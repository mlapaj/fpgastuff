==> flow/design.v <==
module ahbreg_demo
(
    input             hclk,
    input             hresetn,
    input      [31:0] haddr,
    input       [1:0] htrans,
    input             hwrite,
    input             hsize,
    input             hburst,
    input      [31:0] hwdata,
    input             hsel,
    input             hready_in,
    output            hready,
    output reg [31:0] hrdata,
    output      [1:0] hresp
);
parameter RESP_OK = 2'b0;
wire          cmd_valid;
reg    [15:0] addr_reg;
reg           cmd_wr;
reg    [31:0] reg0;
reg    [31:0] reg1;
assign  cmd_valid = hready_in && hsel && htrans[1] && (haddr[31:28] == 4'h8);
assign  hready    = 1'b1;
assign  hresp     = RESP_OK;
always@(posedge hclk or negedge hresetn)
begin
    if(!hresetn) begin
        addr_reg <= 16'b0;
        cmd_wr   <= 1'b0;
    end
    else if(cmd_valid) begin
        addr_reg <= haddr[15:0];
        cmd_wr   <= hwrite;
    end
    else begin
        addr_reg <= 16'b0;
        cmd_wr   <= 1'b0;
    end
end
always@(*)
begin
    case({cmd_wr,addr_reg})
        17'h0_0000: hrdata = reg0;
        17'h0_0004: hrdata = reg1;
        default:    hrdata = 32'b0;
    endcase
end
always@(posedge hclk or negedge hresetn)
begin
    if(!hresetn) begin
        reg0 <= 32'b0;
        reg1 <= 32'b0;
    end
    else if((addr_reg == 16'h0000) && cmd_wr) begin
        reg0 <= hwdata;
    end
    else if((addr_reg == 16'h0004) && cmd_wr) begin
        reg1 <= hwdata;
    end
end
endmodule
; From RTL to reports: ahbreg_demo
; What the tools print for ahbreg_demo, step after step.
; Lines are those of the file above, counted from 1.
; Operators carry their Yosys type and port widths (W data, S select, Z words).
; Library cell names are shortened.
; Not given: -
[inputs]
top = ahbreg_demo
clock = hclk
cell_library = sky130hd
pvt_corner = tt_025C_1v80

; Elaborated design
; Counts by Yosys on the flattened word-level netlist (proc, flatten, opt, wreduce; memories kept). Register bits leave out memories and registers merged into their read ports (data or address); mux counts leave out enables and synchronous resets folded into registers. Print and check cells are left out. Cells with the same type and inputs are merged into one.
[word_totals]
regBits = 81
output_inout_bits = 35
word_cells = 19
in_bits = 73
[classes]
n_reduce_logical = 8
logic = 1
n_mux = 3
equal = 3
[ops]
columns = op, count
row1 = $pmux W32 S2, 1
row2 = $eq A17 B3 Y1 const B, 1
row3 = $logic_not A17 Y1, 1
row4 = $eq A16 B3 Y1 const B, 1
row5 = $logic_not A16 Y1, 1
row6 = $mux W16, 1
row7 = $logic_and A1 B1 Y1, 5
row8 = $eq A4 B4 Y1 const B, 1
row9 = $reduce_and A2 Y1, 1
row10 = $not A1 Y1, 1
row11 = $mux W1, 1

; Depth
; Longest topological path by Yosys (ltp), each cell counted once; first at word level (registers and memories cut), then after technology mapping (sequential cells cut; the memories' decode and read muxes count).
[depth]
word_depth = 4
abc_area = 0
depth_mapped = 5
ltp_nobuf = 4

; After synthesis
; Source: synth_stat.txt of the flow (Yosys; design flattened, memories mapped). It holds for the ABC_AREA given above (unset counts as 0); a run with the other value may have another netlist.
; Totals and module areas in this step are rounded.
[synth_totals]
stdcells = 226
synth_area_um2 = 3300
n_buf = 16
sequential_area_um2 = 2000
ffs = 81
[by_type]
columns = cell, count
row1 = dfrtp_1, 81
row2 = mux2_2, 64
row3 = a22o_1, 32
row4 = and2_1, 17
row5 = buf_2, 9
row6 = buf_6, 3
row7 = buf_4, 3
row8 = nor4_1, 3
row9 = nor3_1, 3
row10 = nor3b_2, 1
row11 = conb_1, 2
row12 = nand2_1, 2
row13 = nor2_1, 2
row14 = nor3b_1, 1
row15 = nand4_1, 1
row16 = nand3_1, 1
row17 = clkbuf_1, 1

; Timing after synthesis
; OpenSTA on the mapped netlist: ideal clock, no wires. The path of least setup slack (recovery checks aside). Input and output delay are each 20% of the period. Register names are those of the netlist, which keeps one name where synthesis merged equal registers.
[synth_path]
path_type = flip-flop to output port
startpoint = reg addr_reg[5]
endpoint = out hrdata[0]
t_first_pin_ps = 0
period_ps = 2500
setup_slack_ps = 404
t_arrival_ps = 1596
delay_ps = 1596
stages = 6
path_buffers = 1
output_delay_ps = 500
period_less_setup_slack_ps = 2096
; "delay_ps" = arrival - input delay + setup time.
; A path that ends at an output port has no setup time.
; "stages" counts driving pins, that of a launching flip-flop among them; a cell with two outputs on the path counts twice.
; "period_less_setup_slack_ps" is the clock period less the worst setup slack; recovery checks do not enter. This is arithmetic on one report: input and output delays are still those of the set period (20% each).
; Between the ends stands the longest chain of elaborated cells between them, by number of cells; it is not shown to be the way that was timed. Of several equally long chains one is given.
; A line is the first line of the expression or statement that the cell stems from. Yosys adds cells for indexed reads and writes and turns some case tables into memories.
; A register here has more assigning lines than the two given.
[synth_between]
path_cell_list = dfrtp_1 nor4_1 nand4_1 nor3b_1 buf_2 a22o_1
elab_chain_cells = 2
cone_cells = 3
cone_classes = eq/ne: 1; mux: 1; reduce/logical: 1
[synth_lines]
columns = item, line
row1 = start: declaration, 19  ; reg    [15:0] addr_reg;
row2 = start: assignment, 29  ; addr_reg <= 16'b0;
row3 = start: assignment, 33  ; addr_reg <= haddr[15:0];
row4 = $eq A17 B3 Y1, 43  ; case({cmd_wr,addr_reg})
row5 = $pmux W32 S2, 43
row6 = end: declaration, 14  ; output reg [31:0] hrdata,

; Path in the finished layout
; From the final timing report of run 1: the path of least setup slack in the routed layout; clock arrival at registers is part of the times.
; The report prints the path's times to 10 ps; the period is as set.
[layout_path]
path_type = flip-flop to output port
startpoint = reg addr_reg[9]
endpoint = out hrdata[0]
period_ps = 1550
stages = 9
t_arrival_ps = 2080
setup_slack_ps = -840
path_buffers = 4
t_first_pin_ps = 340
output_delay_ps = 310
; Between the ends stands the longest chain of elaborated cells between them, by number of cells; it is not shown to be the way that was timed. Of several equally long chains one is given.
; A register here has more assigning lines than the two given.
[layout_between]
path_cell_list = dfrtp_1 nor4_2 nand4_1 buf_6 nor3b_4 buf_6 buf_12 a22o_1 buf_2
elab_chain_cells = 2
cone_cells = 3
cone_classes = eq/ne: 1; mux: 1; reduce/logical: 1
[layout_lines]
columns = item, line
row1 = start: declaration, 19  ; reg    [15:0] addr_reg;
row2 = start: assignment, 29  ; addr_reg <= 16'b0;
row3 = start: assignment, 33  ; addr_reg <= haddr[15:0];
row4 = $eq A17 B3 Y1, 43  ; case({cmd_wr,addr_reg})
row5 = $pmux W32 S2, 43
row6 = end: declaration, 14  ; output reg [31:0] hrdata,

; Measured data: module ahbreg_demo, platform sky130hd, 2 stored runs of the flow under differing settings, order arbitrary. Input and output delays are each 20% of the period that was set; the output load is 0.01 pF.
; "achievedPeriod_ps": clock period set for the run, less the worst setup slack. It is reckoned from that one timing run; input and output delays stay at 20% of the period that was set.
; "power_total_uw" is the tool's figure for a default switching activity; nothing was simulated.
; Measured values are rounded.

[run 1: settings]
period_ns = 1.55
CAP_MARGIN = 20
CORE_MARGIN = 2
CORE_UTILIZATION = 40
SLEW_MARGIN = 20
[run 1: results]
synth_area_um2 = 3300
die_area_um2 = 9100
finish.utilization_frac = 0.62
setup_ws_ps = -840
setup_tns_ps = -54000
power_total_uw = 4500
achievedPeriod_ps = 2388

[run 2: settings]
period_ns = 1.14
CORE_UTILIZATION = 42
SETUP_SLACK_MARGIN = -0.01
CORE_ASPECT_RATIO = 0.97
CELL_PAD_IN_SITES_GLOBAL_PLACEMENT = 3
ABC_AREA = 0
GPL_TIMING_DRIVEN = 0
CTS_CLUSTER_DIAMETER = 346
MIN_ROUTING_LAYER = met1
CAP_MARGIN = 20
CORE_MARGIN = 2
SLEW_MARGIN = 20
[run 2: results]
synth_area_um2 = 3300
die_area_um2 = 8600
finish.utilization_frac = 0.7
setup_ws_ps = -1200
setup_tns_ps = -96000
power_total_uw = 5700
achievedPeriod_ps = 2352
