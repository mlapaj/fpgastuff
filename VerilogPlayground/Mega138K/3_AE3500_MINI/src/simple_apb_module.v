==> flow/design.v <==
module simple_apb_module #(
    parameter ADDR_WIDTH = 16,
    parameter DATA_WIDTH = 32
) (
    input  wire                 PCLK,        
    input  wire                 PRESETn,     
    input  wire                 PSEL,        
    input  wire                 PENABLE,     
    input  wire                 PWRITE,      
    input  wire [ADDR_WIDTH-1:0] PADDR,       
    input  wire [DATA_WIDTH-1:0] PWDATA,      
    output reg  [DATA_WIDTH-1:0] PRDATA,      
    output reg                  PREADY,      
    output reg                  PSLVERR      
);
    reg [DATA_WIDTH-1:0] memory [0:(1 << ADDR_WIDTH)-1];
    always @(negedge PRESETn or posedge PCLK) begin
        if (!PRESETn) begin
            PREADY  <= 1'b0;
            PSLVERR <= 1'b0;
            PRDATA  <= {DATA_WIDTH{1'b0}};
        end else begin
            if (PSEL && PENABLE) begin
                PREADY  <= 1'b1;  
                PSLVERR <= 1'b0;  
                if (PWRITE) begin
                    memory[0] <= PWDATA;
                end else begin
                    PRDATA <= memory[0];
                end
            end else begin
                PREADY <= 1'b0;  
            end
        end
    end
endmodule
Step by step through the tools: simple_apb_module
What the tools print for simple_apb_module, step after step.
Lines are those of the file above, counted from 1.
Library cell names are shortened.
{"block": "setup", "top": "simple_apb_module", "clock": "PCLK", "cell_library": "sky130hd", "pvt_corner": "tt_025C_1v80"}

After elaboration
Source: Yosys, flattened and elaborated. Widths are those after wreduce. Registers that Yosys merges into a memory's read port (data or address) are not register bits. Print and check cells do not count. Equal cells are merged and count once.
{"block": "word_totals", "register_bits": 65, "input_bits": 53, "output_inout_bits": 34, "elab_cells": 8}
{"block": "op_classes", "n_mux": 1, "bitwise": 1, "reduce_and_logical": 3}
{"block": "op_table", "op": "AND reduction 3 bit", "n": 1}
{"block": "op_table", "op": "AND reduction 2 bit", "n": 1}
{"block": "op_table", "op": "logical AND 1 bit", "n": 1}
{"block": "op_table", "op": "inverter 1 bit", "n": 1}
{"block": "op_table", "op": "2-to-1 mux 1 bit", "n": 1}

Logic depth
Depth = most cells in a row (Yosys ltp): at word level without a register or memory, in the mapped netlist without a sequential cell, where the memories' decode and read muxes count.
{"block": "depth", "ltp_word": 2, "abc_area": 0, "depth_mapped": 3, "mapped_depth_nobuf": 2}

Synthesis result
Yosys stat after the flow's synthesis: flattened, memories mapped to cells. It holds for the ABC_AREA given above (unset counts as 0); a run with the other value may have another netlist.
Totals and module areas in this step are rounded.
{"block": "types", "cell_type": "edfxtp_1", "n": 32}
{"block": "types", "cell_type": "dfrtp_1", "n": 33}
{"block": "types", "cell_type": "mux2_4", "n": 30}
{"block": "types", "cell_type": "buf_6", "n": 3}
{"block": "types", "cell_type": "mux2_2", "n": 2}
{"block": "types", "cell_type": "nand3b_4", "n": 1}
{"block": "types", "cell_type": "buf_4", "n": 1}
{"block": "types", "cell_type": "and2_1", "n": 1}
{"block": "types", "cell_type": "and3_1", "n": 1}
{"block": "types", "cell_type": "conb_1", "n": 1}
{"block": "mapped", "stdcells": 105, "mapped_area_um2": 2337, "ff_cells": 65, "buffers": 4}

Timing after synthesis
Path of least setup slack by OpenSTA after synthesis, without wires, with an ideal clock, recovery checks aside; 20% of the period is set as input and as output delay. Where synthesis merged equal registers, the netlist keeps one of their names.
{"block": "synth_timing", "kind": "input to register", "start": "input port PSEL", "end": "register memory[0][0]", "period_ps": 1890, "setup_ps": 392, "t_first_pin_ps": 378, "arrival_time_ps": 1339, "t_required_ps": 1498, "path_slack_ps": 159, "delay_ps": 1353, "driving_pins": 2, "path_buffers": 0, "synth_period_reached_ps": 1731}
"delay_ps" is the arrival time less input delay plus setup time.
"driving_pins": output pins that drive a net of the path, with the launching flip-flop's if there is one; two outputs of one cell count as two.
"synth_period_reached_ps" is the clock period less the worst setup slack; recovery checks do not enter. This is arithmetic on one report: input and output delays are still those of the set period (20% each).
Between the ends stands the longest chain of elaborated cells between them, by number of cells; it is not shown to be the way that was timed. Of several equally long chains one is given.
Each line given opens the expression or statement behind the cell; cells for indexed reads and writes are added by Yosys, which also makes memories of some case tables.
{"block": "synth_via", "cell_sequence": "and2_1 and3_1", "elab_chain_cells": 2}
{"block": "synth_rtl", "element": "start: declaration", "line": 7, "source": "input  wire                 PSEL,"}
{"block": "synth_rtl", "element": "logical AND 1 bit", "line": 23, "source": "if (PSEL && PENABLE) begin"}
{"block": "synth_rtl", "element": "AND reduction 3 bit"}
{"block": "synth_rtl", "element": "end: assignment", "line": 27, "source": "memory[0] <= PWDATA;"}
{"block": "synth_rtl", "element": "end: declaration", "line": 16, "source": "reg [DATA_WIDTH-1:0] memory [0:(1 << ADDR_WIDTH)-1];"}

Timing after layout
From the final timing report of run 1: the path of least setup slack in the routed layout; clock arrival at registers is part of the times.
The report prints the path's times to 10 ps; the period is as set.
{"block": "layout_timing", "kind": "input to register", "start": "input port PRESETn", "end": "register memory[0][31]", "period_ps": 2980, "setup_ps": 370, "t_first_pin_ps": 600, "arrival_time_ps": 2080, "t_required_ps": 2930, "path_slack_ps": 850, "driving_pins": 2, "path_buffers": 1}
Between the ends stands the longest chain of elaborated cells between them, by number of cells; it is not shown to be the way that was timed. Of several equally long chains one is given.
{"block": "layout_via", "cell_sequence": "buf_2 and3_2", "elab_chain_cells": 1}
{"block": "layout_rtl", "element": "start: declaration", "line": 6, "source": "input  wire                 PRESETn,"}
{"block": "layout_rtl", "element": "AND reduction 3 bit"}
{"block": "layout_rtl", "element": "end: assignment", "line": 27, "source": "memory[0] <= PWDATA;"}
{"block": "layout_rtl", "element": "end: declaration", "line": 16, "source": "reg [DATA_WIDTH-1:0] memory [0:(1 << ADDR_WIDTH)-1];"}

Hand-over note for simple_apb_module

Design simple_apb_module on sky130hd. What follows are 2 stored runs of the flow, each under its own settings; their order means nothing. The constraints put input and output delay at 20% of the set period each and load the outputs with 0.01 pF.
"achievedPeriod_ps" = clock period - worst setup slack. The figure is calculated, with input and output delays left at 20% of the set period.
"worst_path_ps": the worst setup path's part of the clock period (all of it between registers, 20% less for each end at a port) less its slack. A launch clock that arrives late makes it longer, a capture clock that arrives late makes it shorter.
"design_power_uw" is the tool's figure for a default switching activity; nothing was simulated.
"worst_path_ps" is given in steps of 10 ps.
The measured numbers are rounded.

{"run": "run 1", "settings": { "period_ns": 2.98, "CORE_UTILIZATION": 25, "SETUP_SLACK_MARGIN": 0.11, "PLACE_DENSITY": 0.41, "TNS_END_PERCENT": 70, "GPL_TIMING_DRIVEN": 0, "CAP_MARGIN": 25, "SLEW_MARGIN": 5, "MIN_ROUTING_LAYER": "met1", "CORE_MARGIN": 2 }, "results": { "worstSetupSlack_ps": 849, "achievedPeriod_ps": 2131, "worst_path_ps": 1530, "timing.worst_path_kind": "input to register", "final_cell_area_um2": 3341, "die_footprint_um2": 10140, "synthArea_um2": 2337, "fin_util_pct": 36.5, "design_power_uw": 2154, "setupTns_ps": 0 }}
{"run": "run 2", "settings": { "period_ns": 2.14, "CAP_MARGIN": 20, "CORE_MARGIN": 2, "CORE_UTILIZATION": 40, "SLEW_MARGIN": 20 }, "results": { "worstSetupSlack_ps": 480, "achievedPeriod_ps": 1660, "worst_path_ps": 1230, "timing.worst_path_kind": "register to output", "final_cell_area_um2": 3322, "die_footprint_um2": 6471, "synthArea_um2": 2337, "fin_util_pct": 59.6, "design_power_uw": 2918, "setupTns_ps": 0 }}

End of note.
